==> flow/design.v <==
module simpleuart 
  #(
    parameter SFR_ADDRESS=8'h90,
    parameter BAUD_DIVISOR=8'h02
    ) (
       input wire 	rst,
       input wire 	iclk,
       input wire 	ram_wr_en_sfr,
       input wire [7:0] ram_wr_addr,
       input wire [7:0] ram_wr_byte,
       output reg 	tx,
       output reg [1:0] state	
       );
   parameter STATE_IDLE = 2'b00;
   parameter STATE_START = 2'b01;
   parameter STATE_BITS  = 2'b10;
   parameter STATE_STOP  = 2'b11;
   reg [3:0] 		bit_counter = 4'b0;
   reg [9:0] 		data;
   reg [7:0] 		datain;
   reg 			baud_clk = 0;
   reg [7:0] 		baud_counter = 8'b0;
   always @ (posedge iclk) begin
      if (rst == 1) begin
	 state <= STATE_IDLE;
	 data <= 10'b0;
      end else if (ram_wr_en_sfr == 1 && state == STATE_IDLE ) begin
         data <= {1'b0, ram_wr_byte, 1'b1};
	 state <= STATE_BITS;
	 bit_counter <= 0;
      end
      if(baud_counter < BAUD_DIVISOR) begin			     
	 baud_counter <= baud_counter + 1 ;	 
      end else begin
	 baud_counter <= 8'b0;
	 case (state)
	   STATE_IDLE: begin 
	      tx <= 1'b1;
	   end
	   STATE_BITS: begin  
	      tx <= data[9];
	      data <= {data[8:0], 1'b0};
	      bit_counter <= bit_counter + 1;
	      if(bit_counter == 9) begin state <= STATE_STOP; end
	   end
	   STATE_STOP: begin
	      tx <= 1'b1;
	      state <= STATE_IDLE;
	      bit_counter <= 0;	      
	   end
	 endcase  
      end			    
   end  
endmodule  
Reports on simpleuart --
What the tools print for simpleuart, step after step. Lines are those of the file above, counted from 1. Cell names lack the library's common part. The mark - stands for no value.
Set-up: top simpleuart, clock iclk, cell library sky130hd, timing corner tt_025C_1v80

Word level --
Yosys after proc, flatten, opt, wreduce and memory -nomap, before mapping. Memory bits, and registers merged into a memory's read port (data or address), are not among the register bits. Print and check cells are not counted. Equal cells are merged and count once.
Operators by class: reduce/logical cells 5, mux-type cells 14, equality and inequality tests 3, bitwise operators 1, $add $sub $neg 2, $lt $le $gt $ge 1
Operator list (number):
- 10-bit two-way mux | 4
- 4-bit two-way mux | 3
- 8-bit by 1-bit adder with 8-bit output (second input constant) | 1
- 8-bit by 2-bit less-than comparator with 1-bit output (second input constant) | 1
- 4-bit parallel mux with 2-bit select | 1
- 2-bit two-way mux | 4
- 2-bit equality test (second input constant) | 2
- 4-bit by 1-bit adder with 4-bit output (second input constant) | 1
- 4-bit equality test (second input constant) | 1
- 2-bit parallel mux with 2-bit select | 1
- 2-bit zero test | 1
- 2-bit AND reduction | 1
- 2-bit nonzero test | 1
- 2-bit OR reduction | 1
- 1-bit parallel mux with 2-bit select | 1
- 1-bit logical AND | 1
- 1-bit NOT | 1
Bit counts: input port bits 19, output and inout bits 3, flip-flop bits (word level) 25, cells after elaboration 31

Longest topological paths --
Yosys ltp: most cells in a row. Word level: on the elaborated netlist, between registers, memories and ports. Mapped: between sequential cells and ports; inverters and the memories' decode and read muxes count.
Depth: depth in word-level cells 7, ABC_AREA 1, gate-level depth with buffers 11, mapped depth without buffers 9

After synthesis --
Yosys stat after the flow's synthesis: flattened, memories mapped to cells. It holds for the ABC_AREA given above (unset counts as 0); a run with the other value may have another netlist.
Cells by type:
- dfxtp_1 | number 24, total area 480.461 um2
- nand2_1 | number 62, total area 232.723 um2
- nand3_1 | number 32, total area 160.154 um2
- ha_1 | number 7, total area 87.584 um2
- nand2_2 | number 14, total area 87.584 um2
- inv_1 | number 21, total area 78.826 um2
- nor2_1 | number 13, total area 48.797 um2
- edfxtp_1 | number 1, total area 30.029 um2
- buf_6 | number 2, total area 22.522 um2
- buf_12 | number 1, total area 20.019 um2
- xor2_1 | number 2, total area 17.517 um2
- buf_2 | number 3, total area 15.014 um2
- buf_4 | number 2, total area 15.014 um2
- nand2_4 | number 1, total area 11.261 um2
- o21ai_0 | number 2, total area 10.01 um2
- nand3b_1 | number 1, total area 7.507 um2
- a21oi_1 | number 1, total area 5.005 um2
- conb_1 | number 1, total area 3.754 um2
- inv_2 | number 1, total area 3.754 um2
Synthesis totals: mapped flip-flops 25, sequential part of the area 510.5 um2, buffers 8, cell area after synthesis 1337.5 um2, mapped cells 191

Worst setup path after synthesis --
Path of least setup slack by OpenSTA after synthesis, without wires, with an ideal clock, recovery checks aside; 20% of the period is set as input and as output delay. Where synthesis merged equal registers, the netlist keeps one of their names.
Path post-synthesis: kind reg2reg, start register state[0], end register data[0], setup time 129 ps, slack 423 ps, launch time at the first pin 0 ps, path delay 1367 ps, arrival time 1238 ps, buffers on the path 2, stages on the path 9, data required time 1661 ps, clock period 1790 ps, synthesis period reached 1367 ps
"path delay" = arrival - input delay + setup time. "stages on the path": output pins that drive a net of the path, with the launching flip-flop's if there is one; two outputs of one cell count as two. "synthesis period reached" is the clock period less the worst setup slack; recovery checks do not enter. This is arithmetic on one report: input and output delays are still those of the set period (20% each). Between the ends stands the longest chain of elaborated cells between them, by number of cells; it is not shown to be the way that was timed. Of several equally long chains one is given. A line is the first line of the expression or statement that the cell stems from. Yosys adds cells for indexed reads and writes and turns some case tables into memories. At most two assigning lines are given for a register; there are more.
On the way, post-synthesis: cells stage by stage dfxtp_1 > inv_1 > ha_1 > buf_6 > nand2_4 > buf_12 > inv_1 > o21ai_0 > nor2_1, cells in the longest elaborated chain 6, elaborated cells on any way between the ends 7, those cells by class eq/ne (1); mux (4); reduce/logical (2)
RTL lines, path post-synthesis:
- from (decl) | RTL line 12 | output reg [1:0] state
- from (assign) | RTL line 25 | state <= STATE_IDLE;
- from (assign) | RTL line 29 | state <= STATE_BITS;
- 2-bit zero test | RTL line 27 | end else if (ram_wr_en_sfr == 1 && state == STATE_IDLE ) begin
- 1-bit logical AND | RTL line 27
- 10-bit two-way mux | RTL line 27
- 10-bit two-way mux | RTL line 24 | if (rst == 1) begin
- 10-bit two-way mux | RTL line 36 | case (state)
- 10-bit two-way mux | RTL line 32 | if(baud_counter < BAUD_DIVISOR) begin
- to (assign) | RTL line 28 | data <= {1'b0, ram_wr_byte, 1'b1};
- to (assign) | RTL line 42 | data <= {data[8:0], 1'b0};
- to (decl) | RTL line 19 | reg [9:0] data;

Timing after layout --
From the final timing report of job 1: the path of least setup slack in the routed layout; clock arrival at registers is part of the times. The path's times are printed in steps of 10 ps; the period is the one set.
Path post-layout: kind reg2out, start register state[0], end output port state[0], data required time 2820 ps, stages on the path 2, arrival time 1310 ps, launch time at the first pin 310 ps, clock period 3530 ps, slack 1520 ps, buffers on the path 1, output delay 710 ps
At most two assigning lines are given for a register; there are more.
On the way, post-layout: cells stage by stage dfxtp_1 > clkdlybuf4s50_1, cells in the longest elaborated chain 0, elaborated cells on any way between the ends 0, RTL lines with such cells 0
RTL lines, path post-layout:
- from (decl) | RTL line 12 | output reg [1:0] state
- from (assign) | RTL line 25 | state <= STATE_IDLE;
- from (assign) | RTL line 29 | state <= STATE_BITS;
- to (decl) | RTL line 12

Data sheet: physical implementation of simpleuart

Measured results for simpleuart: 2 stored runs of the Yosys and OpenROAD flow on sky130hd. The settings differ; the order carries no meaning. The constraints put input and output delay at 20% of the set period each and load the outputs with 0.01 pF.
"reached clock period" = clock period - worst setup slack. The figure is calculated, with input and output delays left at 20% of the set period.
By "time of the worst setup path" is meant the share of the clock period that the worst setup path is allowed (20% is reserved at inputs, 20% at outputs), minus its slack. Clock arrival times at its registers enter into it.
"total power of the final layout": no workload was simulated; the value follows from the tool's default switching activity.
"time of the worst setup path" is given in steps of 10 ps.

[job 1] flow files
==> flow/run.sh <==
#!/bin/bash
# the make line also repeats the synthesis and layout settings of config.mk as NAME=value (left out here)
make -C /OpenROAD-flow-scripts/flow DESIGN_CONFIG=/design/flow/config.mk WORK_HOME=/design/flow/orfs CLKGATE_MAP_FILE= finish
==> flow/config.mk <==
export PLATFORM = sky130hd
export DESIGN_NAME = simpleuart
export DESIGN_NICKNAME = simpleuart
export VERILOG_FILES = /design/flow/design.v
export SDC_FILE = /design/flow/constraint.sdc
export NUM_CORES = 4
export LEC_CHECK = 0
export ABC_AREA = 1
export CAP_MARGIN = 5
export CORE_MARGIN = 2
export CORE_UTILIZATION = 57
export CTS_CLUSTER_SIZE = 73
export GPL_ROUTABILITY_DRIVEN = 1
export GPL_TIMING_DRIVEN = 1
export MIN_ROUTING_LAYER = met1
export PLACE_DENSITY_LB_ADDON = 0.04
export SETUP_SLACK_MARGIN = 1.03
export SLEW_MARGIN = 20
==> flow/constraint.sdc <==
create_clock -name core_clock -period 3.53 [get_ports {iclk}]
set_input_delay 0.7060 -clock core_clock [delete_from_list [all_inputs] [get_ports {iclk}]]
set_output_delay 0.7060 -clock core_clock [all_outputs]
set_load 0.01 [all_outputs]

[job 1] result: worst setup slack after layout 1517 ps; die size 2749.9 um2; mapped cell area after synthesis 1337.5 um2; time of the worst setup path 1310 ps; critical path kind reg2out; worst hold slack 428 ps; total power of the final layout 583.6 µW; standard-cell area after layout 1471.4 um2; post-layout utilization 0.665; reached clock period 2013 ps; sum of negative setup slack 0 ps

[job 2] flow files
==> flow/run.sh <==
#!/bin/bash
# the make line also repeats the synthesis and layout settings of config.mk as NAME=value (left out here)
make -C /OpenROAD-flow-scripts/flow DESIGN_CONFIG=/design/flow/config.mk WORK_HOME=/design/flow/orfs CLKGATE_MAP_FILE= finish
==> flow/config.mk <==
export PLATFORM = sky130hd
export DESIGN_NAME = simpleuart
export DESIGN_NICKNAME = simpleuart
export VERILOG_FILES = /design/flow/design.v
export SDC_FILE = /design/flow/constraint.sdc
export NUM_CORES = 4
export LEC_CHECK = 0
export CAP_MARGIN = 20
export CELL_PAD_IN_SITES_DETAIL_PLACEMENT = 2
export CORE_MARGIN = 7
export CORE_UTILIZATION = 15
export CTS_CLUSTER_SIZE = 100
export MAX_ROUTING_LAYER = met5
export MIN_ROUTING_LAYER = met1
export PLACE_DENSITY_LB_ADDON = 0.19
export SETUP_SLACK_MARGIN = 0.88
export SLEW_MARGIN = 20
==> flow/constraint.sdc <==
create_clock -name core_clock -period 2.98 [get_ports {iclk}]
set_input_delay 0.5960 -clock core_clock [delete_from_list [all_inputs] [get_ports {iclk}]]
set_output_delay 0.5960 -clock core_clock [all_outputs]
set_load 0.01 [all_outputs]

[job 2] result: worst setup slack after layout 1079 ps; die size 9722.0 um2; mapped cell area after synthesis 1073.5 um2; time of the worst setup path 1300 ps; critical path kind reg2out; worst hold slack 439 ps; total power of the final layout 684.9 µW; standard-cell area after layout 1372.6 um2; post-layout utilization 0.2; reached clock period 1901 ps; sum of negative setup slack 0 ps
